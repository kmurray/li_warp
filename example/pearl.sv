==> flow/design.v <==
interface li_link #(parameter WIDTH=17);
	logic stop;
	logic valid;
	logic [WIDTH-1:0] data;
	modport source (input stop, output valid, output data);
	modport sink (output stop, input valid, input data);
endinterface
 module pearl #(
	parameter DWIDTH = 16
 ) (
	input clk,
   input clk_ena,
	input reset,
	input [DWIDTH-1:0] i_data1,
	input [DWIDTH-1:0] i_data2,
	output [DWIDTH-1:0] o_data
 );
    wire [DWIDTH-1:0] anded_data;
    assign anded_data = i_data1 & i_data2;
	reg [DWIDTH-1:0] r_data;
	always@(posedge clk or posedge reset) begin
		if(reset) begin
			r_data <= {(DWIDTH) {1'b0}};
		end else if (clk_ena) begin
			r_data <= anded_data;
		end else begin
			r_data <= r_data;
		end
	end
	assign o_data = r_data;
 endmodule
Reports on pearl
What the tools print for pearl, step after step.
Line numbers count from 1 in the design file above.
Library cell names are shortened.
{ "design": {"top_module": "pearl", "clock_port": "clk", "cell_library": "sky130hd", "corner": "tt_025C_1v80"} }

Word-level counts
Counts by Yosys on the flattened word-level netlist (proc, flatten, opt, wreduce; memories kept). Register bits leave out memories and registers merged into their read ports (data or address); mux counts leave out enables and synchronous resets folded into registers. Print and check cells are left out. Cells with the same type and inputs are merged into one.
{ "word_totals": {"regBits": 16, "wordCells": 2, "out_inout_bits": 16, "input_bits": 35} }
{ "classes": {"n_logic": 1} }
{ "op_table": {"columns": ["op", "count"], "rows": [
  ["AND 16 bit", 1]
]} }

Logic depth
Longest topological path by Yosys (ltp), each cell counted once; first at word level (registers and memories cut), then after technology mapping (sequential cells cut; the memories' decode and read muxes count).
{ "depth": {"depth_word": 1, "abc_area": 0, "depth_mapped": 3, "depth_no_buf": 2} }

Netlist
Yosys stat after the flow's synthesis: flattened, memories mapped to cells. It holds for the ABC_AREA given above (unset counts as 0); a run with the other value may have another netlist.
Totals and module areas in this step are rounded.
{ "by_type": {"columns": ["cell_type", "count"], "rows": [
  ["dfrtp_1", 16],
  ["nand3_1", 16],
  ["o21ai_0", 16],
  ["inv_1", 17],
  ["buf_4", 2],
  ["buf_2", 1]
]} }
{ "mapped": {"cell_count": 68, "yosys_area_um2": 644.4, "sequential_area_um2": 400.4, "buf_cells": 3, "ffs": 16} }

Path before layout
OpenSTA on the mapped netlist: ideal clock, no wires. The path of least setup slack (recovery checks aside). Input and output delay are each 20% of the period. Register names are those of the netlist, which keeps one name where synthesis merged equal registers.
{ "synth_path": {"path_type": "flip-flop to flip-flop", "from": "register (no name shown)", "to": "register r_data[5]", "stages": 3, "path_delay_ns": 0.633, "n_path_buf": 0, "arrival_time_ns": 0.507, "setup_slack_ns": 0.236, "launch_ns": 0.000, "clock_period_ns": 0.869, "synth_period_reached_ns": 0.633} }
"path_delay_ns" = arrival - input delay + setup time.
"stages" counts driving pins, that of a launching flip-flop among them; a cell with two outputs on the path counts twice.
"synth_period_reached_ns" = period - worst setup slack (recovery checks aside). The figure is calculated, with input and output delays left at 20% of the set period.
A register here has more assigning lines than the two given.
{ "synth_between": {"path_cell_list": "dfrtp_1 > inv_1 > o21ai_0"} }
{ "synth_rtl": {"columns": ["element", "line_no", "source"], "rows": [
  ["end: assignment", 25, "r_data <= anded_data;"],
  ["end: assignment", 27, "r_data <= r_data;"],
  ["end: declaration", 20, "reg [DWIDTH-1:0] r_data;"]
]} }
No chain of elaborated cells between the ends is given.

Worst path after layout
From the final timing report of flow run A: the path of least setup slack in the routed layout; clock arrival at registers is part of the times.
{ "layout_path": {"path_type": "flip-flop to output port", "from": "register r_data[13]", "to": "output port o_data[13]", "launch_ns": 0.29, "clock_period_ns": 0.79, "arrival_time_ns": 0.84, "n_path_buf": 1, "setup_slack_ns": -0.21, "stages": 2} }
A register here has more assigning lines than the two given.
{ "layout_between": {"path_cell_list": "dfrtp_1 > buf_2", "elab_chain_cells": 0} }
{ "layout_rtl": {"columns": ["element", "line_no", "source"], "rows": [
  ["start: declaration", 20, "reg [DWIDTH-1:0] r_data;"],
  ["start: assignment", 25, "r_data <= anded_data;"],
  ["start: assignment", 27, "r_data <= r_data;"],
  ["end: declaration", 16, "output [DWIDTH-1:0] o_data"]
]} }

Flow measurements of pearl on sky130hd: 2 stored runs with different settings, listed in no order. Input and output delays are each 20% of the period that was set; the output load is 0.01 pF.
"timing.achieved_period_ns" means the clock period less the worst setup slack. The figure is calculated, with input and output delays left at 20% of the set period.
"critical_path_time_ns" is the time allowed to the run's worst setup path (the clock period less input and output delay, where it has them) less its slack. Clock arrival times count: a late capture clock shortens it, a late launch clock lengthens it.
Values from the reports are rounded here.
[
  {
    "run": "flow run A",
    "settings": { "period_ns": 0.79, "SETUP_SLACK_MARGIN": 0.22, "CAP_MARGIN": 20, "CORE_MARGIN": 2, "CORE_UTILIZATION": 40, "SLEW_MARGIN": 20 },
    "results": { "synthArea_um2": 644.4, "die_area_um2": 1948, "finish.utilization_pct": 85.6, "fin_ws_ns": -0.211, "timing.achieved_period_ns": 1.001, "critical_path_time_ns": 0.84, "critical_path_kind": "flip-flop to output port" }
  },
  {
    "run": "flow run B",
    "settings": { "period_ns": 0.95, "CORE_UTILIZATION": 39, "PLACE_DENSITY": 0.37, "CORE_ASPECT_RATIO": 1.26, "CORE_MARGIN": 4, "CELL_PAD_IN_SITES_DETAIL_PLACEMENT": 0, "TNS_END_PERCENT": 35, "SLEW_MARGIN": 0, "MIN_ROUTING_LAYER": "met2", "CAP_MARGIN": 20 },
    "results": { "synthArea_um2": 644.4, "die_area_um2": 2371, "finish.utilization_pct": 78.4, "fin_ws_ns": -0.069, "timing.achieved_period_ns": 1.019, "critical_path_time_ns": 0.83, "critical_path_kind": "flip-flop to output port" }
  }
]
